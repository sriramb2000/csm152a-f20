==> flow/design.v <==
`timescale 1ns / 1ps
module clock_gen(
    input clk_in,
    input rst,
    output clk_div_2,
    output clk_div_4,
    output clk_div_8,
    output clk_div_16,
    output clk_div_28,
    output clk_div_5,
    output [7:0] toggle_counter
    );
	reg [3:0] counter = 4'b0000;
	assign clk_div_2 = counter[0];
	assign clk_div_4 = counter[1];
	assign clk_div_8 = counter[2];
	assign clk_div_16 = counter[3];
	subclk_28 lab2_clk_div_28(clk_in, rst, clk_div_28);
	subclk_5 lab2_clk_div_5(clk_in, rst, clk_div_5);
	strobe_counter strobe(clk_in, rst, toggle_counter);
	always @ (posedge clk_in or posedge rst) begin
		if (rst) begin
			counter <= 4'b0000;
		end else begin
			counter <= counter + 1;
		end
	end
endmodule
module subclk_28(
    input clk_in,
    input rst,
    output clk_out
    );
	reg [3:0] counter = 4'b0000;
	reg [3:0] toggle_val = 4'b1101;
	reg clk_out_state = 0;	
	assign clk_out = clk_out_state;
	always @ (posedge clk_in or posedge rst) begin
		if (rst) begin
			counter <= 4'b0000;
			clk_out_state <= 0;
		end else begin
			counter <= counter + 1;
			if (counter == toggle_val) begin
				counter <= 4'b0000;
				clk_out_state <= ~clk_out_state;
			end
		end
	end
endmodule
module subclk_5(
    input clk_in,
    input rst,
    output clk_out
    );
	reg [2:0] counter_even = 3'b000;
	reg [2:0] counter_odd = 3'b000;
	reg [2:0] reset_val = 3'b100;
	reg [2:0] toggle_val = 3'b010;
	reg clk_out_state_even = 0;
	reg clk_out_state_odd = 0;
	assign clk_out = (clk_out_state_even || clk_out_state_odd);
	always @ (posedge clk_in or posedge rst) begin
		if (rst) begin
			counter_even <= 3'b000;
			clk_out_state_even <= 0;
		end else begin
			counter_even <= counter_even + 1;
			if (counter_even == toggle_val) begin
				clk_out_state_even <= ~clk_out_state_even;
			end else if (counter_even == reset_val) begin
				clk_out_state_even <= ~clk_out_state_even;
				counter_even <= 3'b000;
			end
		end
	end
	always @ (negedge clk_in or posedge rst) begin
		if (rst) begin
			counter_odd <= 3'b000;
			clk_out_state_odd <= 0;
		end else begin
			counter_odd <= counter_odd + 1;
			if (counter_odd == toggle_val) begin
				clk_out_state_odd <= ~clk_out_state_odd;
			end else if (counter_odd == reset_val) begin
				clk_out_state_odd <= ~clk_out_state_odd;
				counter_odd <= 3'b000;
			end
		end
	end
endmodule
module strobe_counter(
    input clk_in,
    input rst,
    output [7:0] toggle_counter
    );
	reg [1:0] counter = 2'b00;
	reg [1:0] reset_val = 2'b11;  
	reg [1:0] toggle_val = 2'b10;  
	reg [7:0] counter_out_state = 8'b00000000;	
	reg clk_duty_cycle_25 = 0;
	assign toggle_counter = counter_out_state;
	always @ (posedge clk_in or posedge rst) begin
		if (rst) begin
			counter <= 2'b00;
			clk_duty_cycle_25 <= 0;
		end else begin
			counter <= counter + 1;
			if (counter == toggle_val) begin
				clk_duty_cycle_25 <= ~clk_duty_cycle_25;
			end else if (counter == reset_val) begin
				clk_duty_cycle_25 <= ~clk_duty_cycle_25;
				counter <= 2'b00;
			end
		end
	end
	always @ (posedge clk_in or posedge rst) begin
		if (rst) begin
			counter_out_state <= 8'b00000000;
		end else if (clk_duty_cycle_25 == 1) begin
			counter_out_state <= counter_out_state - 5;
		end else begin
			counter_out_state <= counter_out_state + 2;
		end
	end
endmodule
# --- Reports on clock_gen ---
# The steps from the RTL of clock_gen to its reports follow in flow order.
# Lines are those of the file above, counted from 1.
# Operators carry their Yosys type and port widths (W data, S select, Z words).
design:
  top_module: "clock_gen"
  clock_port: "clk_in"
  library: "sky130hd"
  corner: "tt_025C_1v80"

# --- Word level ---
# Counts by Yosys on the flattened word-level netlist (proc, flatten, opt, wreduce; memories kept). Register bits leave out memories and registers merged into their read ports (data or address). Print and check cells are left out. Cells with the same type and inputs are merged into one.
classes:
  add_sub_neg: 7
  n_eq: 7
  muxes: 14
  n_logic: 4
  reduce_and_logical: 4
op_table:
  columns: ["op", "count"]
  rows:
  - ["$mux W3", 4]
  - ["$add A4 B1 Y4 const B", 2]
  - ["$add A8 B2 Y8 const B", 1]
  - ["$sub A8 B3 Y8 const B", 1]
  - ["$mux W8", 1]
  - ["$reduce_bool A2 Y1", 3]
  - ["$add A3 B1 Y3 const B", 2]
  - ["$eq A3 B2 Y1 const B", 2]
  - ["$eq A3 B3 Y1 const B", 2]
  - ["$mux W1", 6]
  - ["$not A1 Y1", 4]
  - ["$eq A2 B2 Y1 const B", 2]
  - ["$eq A4 B4 Y1 const B", 1]
  - ["$mux W4", 1]
  - ["$mux W2", 2]
  - ["$add A2 B1 Y2 const B", 1]
  - ["$logic_or A1 B1 Y1", 1]
word_totals:
  register_bits: 28
  elab_cells: 46

# --- Longest topological paths ---
# Depth = most cells in a row (Yosys ltp): at word level without a register or memory, in the mapped netlist without a sequential cell, where the memories' decode and read muxes count.
logic_depth:
  depth_word: 3
  ABC_AREA: 0
  depth_mapped: 6
  ltp_nobuf: 6

# --- Mapped cells and area ---
# Yosys stat after the flow's synthesis: flattened, memories mapped to cells. It holds for the ABC_AREA given above (unset counts as 0); a run with the other value may have another netlist.
synth_totals:
  stdcells: 111
  area_um2: 1306.3
  flip_flops: 28
by_type:
  columns: ["cell", "count", "type_area_um2"]
  rows:
  - ["sky130_fd_sc_hd__dfrtp_1", 24, 600.576]
  - ["sky130_fd_sc_hd__ha_1", 12, 150.144]
  - ["sky130_fd_sc_hd__dfrtn_1", 4, 100.096]
  - ["sky130_fd_sc_hd__xnor2_1", 7, 61.309]
  - ["sky130_fd_sc_hd__inv_1", 12, 45.043]
  - ["sky130_fd_sc_hd__xor2_1", 5, 43.792]
  - ["sky130_fd_sc_hd__mux2i_1", 4, 40.038]
  - ["sky130_fd_sc_hd__nand2b_1", 6, 37.536]
  - ["sky130_fd_sc_hd__a21oi_1", 6, 30.029]
  - ["sky130_fd_sc_hd__o21ai_0", 6, 30.029]
  - ["sky130_fd_sc_hd__mux2_2", 2, 22.522]
  - ["sky130_fd_sc_hd__nand2_1", 5, 18.768]
  - ["sky130_fd_sc_hd__nand4b_1", 2, 17.517]
  - ["sky130_fd_sc_hd__nand3_1", 3, 15.014]
  - ["sky130_fd_sc_hd__nor2_1", 4, 15.014]
  - ["sky130_fd_sc_hd__nand2b_4", 1, 13.763]
  - ["sky130_fd_sc_hd__o31ai_2", 1, 12.512]
  - ["sky130_fd_sc_hd__and4b_1", 1, 10.01]
# Other cell types: 6; their cells: 6.
# The figures by module come from a second, unflattened synthesis with its own total; it is not the netlist above.
unflattened:
  hier_cells: 110
  area_unflattened_um2: 1321.3
# Each row is one instance without its submodules.
by_module:
  columns: ["module", "n_inst", "cells", "mod_area_um2", "seq_area_um2"]
  rows:
  - ["strobe_counter", 1, 52, 580.6, 275.3]
  - ["subclk_5", 1, 31, 386.6, 200.2]
  - ["subclk_28", 1, 17, 211.5, 125.1]
  - ["clock_gen", 1, 10, 142.6, 100.1]

# Measured results for clock_gen: 2 stored runs of the Yosys and OpenROAD flow on sky130hd. The settings differ; the order carries no meaning. The constraints put input and output delay at 20% of the set period each and load the outputs with 0.01 pF.
# "design_power_mw" rests on the timing tool's default activity at the inputs, not on a simulated workload.
runs:
  - name: "run 1"
    settings:
      period_ns: 4.02
      CORE_UTILIZATION: 35
      SETUP_SLACK_MARGIN: 1.11
      CELL_PAD_IN_SITES_DETAIL_PLACEMENT: 1
      ABC_AREA: 0
      CTS_CLUSTER_DIAMETER: 195
      SLEW_MARGIN: 30
      MIN_ROUTING_LAYER: "met2"
      CAP_MARGIN: 20
      CORE_MARGIN: 2
    results:
      fin_hold_ws_ps: 422
      die_area_um2: 4236.7
      design_power_mw: 0.5117
      ws_setup_ps: 225
      yosys.chip_area_um2: 1306.3
      cell_area_final_um2: 1625.3
      utilization_pct: 44.7
      setupTns_ps: 0
  - name: "run 2"
    settings:
      period_ns: 2.36
      CORE_UTILIZATION: 25
      SETUP_SLACK_MARGIN: 0.53
      CELL_PAD_IN_SITES_GLOBAL_PLACEMENT: 2
      GPL_TIMING_DRIVEN: 1
      GPL_ROUTABILITY_DRIVEN: 0
      CTS_CLUSTER_DIAMETER: 36
      CAP_MARGIN: 5
      CORE_MARGIN: 2
      SLEW_MARGIN: 20
    results:
      utilization_pct: 31.8
      fin_hold_ws_ps: 420
      ws_setup_ps: -278
      yosys.chip_area_um2: 1306.3
      die_area_um2: 5819.4
      cell_area_final_um2: 1614.0
      design_power_mw: 0.7873
      setupTns_ps: -278
